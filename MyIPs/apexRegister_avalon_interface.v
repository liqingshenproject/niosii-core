==> flow/design.v <==
module apexRegister_avalon_interface (
	 input clk,
	 input rst_n,
	 input read,
	 input write,
	 input chipSelect,
	 input [7:0] address,
	 input [31:0] writedata,
	 output [31:0] readdata,
    output reg [31:0] Q
);
wire [31:1] register_1;
wire [31:1] register_2;
wire [31:1] register_3;
registerCell R1(
    .registerEnable (address == 8'd1),
    .clk(clk),
	 .rst_n(rst_n),
	 .D (writedata),
	 .Q (register_1)
);
registerCell R2(
    .registerEnable (address == 8'd2),
    .clk(clk),
	 .rst_n(rst_n),
	 .D (writedata),
	 .Q (register_2)
);
registerCell R3(
    .registerEnable (address == 8'd3),
    .clk(clk),
	 .rst_n(rst_n),
	 .D (writedata),
	 .Q (register_3)
);
always @(posedge clk) begin
    case (address) 
	 8'd1: Q <= register_1;
	 8'd2: Q <= register_2;
	 8'd3: Q <= register_3;
    default: Q <= Q;
	 endcase
end
assign readdata = Q;
endmodule
module registerCell(
      input registerEnable,
      input clk,
	   input rst_n,
		input [31:0] D,
		output reg [31:0] Q
);
always @ (negedge clk, negedge rst_n) begin
     if (!rst_n) begin
         Q <= 32'd0;
	  end else if (registerEnable) begin
	      Q <= D;
	  end	else begin
	      Q <= Q;
	end 
end
endmodule
* From RTL to reports: apexRegister_avalon_interface
The steps from the RTL of apexRegister_avalon_interface to its reports follow in flow order. Lines are those of the file above, counted from 1. Not given: n/a
Set-up: design top apexRegister_avalon_interface, clock input clk, standard-cell library sky130hd, timing corner tt_025C_1v80

* Word level
Counts by Yosys on the flattened word-level netlist (proc, flatten, opt, wreduce; memories kept). Register bits leave out memories and registers merged into their read ports (data or address). Print and check cells are left out. Cells with the same type and inputs are merged into one.
Bit counts: register bits after elaboration 125, input bits 45, output and inout bits 64, word-level cells 9
Operators by class: equality and inequality tests 3, mux-type cells 1, reductions and logical operators 1
Operators with widths (count):
- 32-bit case mux with 3-bit select | 1
- 8-bit by 2-bit == test with 1-bit output with constant B | 2
- 8-bit by 1-bit == test with 1-bit output with constant B | 1
- 3-bit nonzero test | 1

* Longest topological paths
Longest topological path by Yosys (ltp), each cell counted once; first at word level (registers and memories cut), then after technology mapping (sequential cells cut; the memories' decode and read muxes count).
Logic depth: depth in word-level cells 2, ABC_AREA 0, depth in mapped cells 4, mapped depth without buffers 3

* Mapped cells and area
Source: synth_stat.txt of the flow (Yosys; design flattened, memories mapped). It holds for the ABC_AREA given above (unset counts as 0); a run with the other value may have another netlist. Totals and module areas in this step are rounded.
Synthesis totals: cell count 336, cell area after synthesis 5395 um^2, sequential area 3258 um^2, flip-flop cells 124, buffer cells 49
Cell types:
- sky130_fd_sc_hd__dfrtn_1 | count 93, total area 2.33E+03 um^2
- sky130_fd_sc_hd__mux2_2 | count 155, total area 1.75E+03 um^2
- sky130_fd_sc_hd__edfxtp_1 | count 31, total area 930.893 um^2
- sky130_fd_sc_hd__buf_4 | count 33, total area 247.738 um^2
- sky130_fd_sc_hd__buf_2 | count 13, total area 65.062 um^2
- sky130_fd_sc_hd__nor4_4 | count 1, total area 21.27 um^2
- sky130_fd_sc_hd__nand4b_1 | count 2, total area 17.517 um^2
- sky130_fd_sc_hd__o211a_1 | count 1, total area 10.01 um^2
- sky130_fd_sc_hd__clkbuf_1 | count 2, total area 7.507 um^2
- sky130_fd_sc_hd__nand4_1 | count 1, total area 6.256 um^2
- sky130_fd_sc_hd__nand3_1 | count 1, total area 5.005 um^2
- sky130_fd_sc_hd__buf_1 | count 1, total area 3.754 um^2
- sky130_fd_sc_hd__conb_1 | count 1, total area 3.754 um^2
- sky130_fd_sc_hd__nor2_1 | count 1, total area 3.754 um^2
The figures by module come from a second, unflattened synthesis with its own total; it is not the netlist above.
Second synthesis, totals: cells (unflattened synthesis) 348, area (unflattened synthesis) 6145 um^2
Rows give one instance, submodules left out.
By module:
- registerCell | instances 3, cells 68, area 1345 um^2, seq. area 800.8 um^2
- apexRegister_avalon_interface | instances 1, cells 144, area 2110 um^2, seq. area 930.9 um^2

--- measured runs ---
2 stored runs of apexRegister_avalon_interface in the flow (synthesis by Yosys, layout by OpenROAD, sky130hd cells), in arbitrary order. Constraints: input delay and output delay 20% of the set period each, output load 0.01 pF.
By "total power after layout" is meant OpenSTA's value without simulated activity: inputs other than the clock are taken to toggle once in ten clock periods, and the tool carries that through the logic.
The results are shown rounded.

[flow run 1] flow files
==> flow/run.sh <==
#!/bin/bash
# the make line also repeats the synthesis and layout settings of config.mk as NAME=value (left out here)
make -C /OpenROAD-flow-scripts/flow DESIGN_CONFIG=/design/flow/config.mk WORK_HOME=/design/flow/orfs CLKGATE_MAP_FILE= finish
==> flow/config.mk <==
export PLATFORM = sky130hd
export DESIGN_NAME = apexRegister_avalon_interface
export DESIGN_NICKNAME = apexRegister_avalon_interface
export VERILOG_FILES = /design/flow/design.v
export SDC_FILE = /design/flow/constraint.sdc
export NUM_CORES = 4
export LEC_CHECK = 0
export CAP_MARGIN = 20
export CELL_PAD_IN_SITES_DETAIL_PLACEMENT = 1
export CELL_PAD_IN_SITES_GLOBAL_PLACEMENT = 2
export CORE_MARGIN = 2
export CORE_UTILIZATION = 66
export GPL_ROUTABILITY_DRIVEN = 1
export PLACE_DENSITY_LB_ADDON = 0.14
export SETUP_SLACK_MARGIN = 0.26
export SLEW_MARGIN = 35
==> flow/constraint.sdc <==
create_clock -name core_clock -period 4.76 [get_ports {clk}]
set_input_delay 0.9520 -clock core_clock [delete_from_list [all_inputs] [get_ports {clk}]]
set_output_delay 0.9520 -clock core_clock [all_outputs]
set_load 0.01 [all_outputs]

[flow run 1] result: unfinished; error FLW-0024 in placement

[flow run 2] flow files
==> flow/run.sh <==
#!/bin/bash
# the make line also repeats the synthesis and layout settings of config.mk as NAME=value (left out here)
make -C /OpenROAD-flow-scripts/flow DESIGN_CONFIG=/design/flow/config.mk WORK_HOME=/design/flow/orfs CLKGATE_MAP_FILE= finish
==> flow/config.mk <==
export PLATFORM = sky130hd
export DESIGN_NAME = apexRegister_avalon_interface
export DESIGN_NICKNAME = apexRegister_avalon_interface
export VERILOG_FILES = /design/flow/design.v
export SDC_FILE = /design/flow/constraint.sdc
export NUM_CORES = 4
export LEC_CHECK = 0
export CAP_MARGIN = 20
export CORE_MARGIN = 2
export CORE_UTILIZATION = 40
export SETUP_SLACK_MARGIN = 0.35
export SLEW_MARGIN = 20
==> flow/constraint.sdc <==
create_clock -name core_clock -period 3.88 [get_ports {clk}]
set_input_delay 0.7760 -clock core_clock [delete_from_list [all_inputs] [get_ports {clk}]]
set_output_delay 0.7760 -clock core_clock [all_outputs]
set_load 0.01 [all_outputs]

[flow run 2] result: summed negative setup slack 0 ps; die outline area 14430 um^2; worst hold slack after layout 448 ps; utilization in the final report 0.557; total power after layout 0.003137 W; setup slack of the worst path 93 ps; area of the synthesized netlist 5395 um^2; standard-cell area after routing 7345 um^2
--- end ---
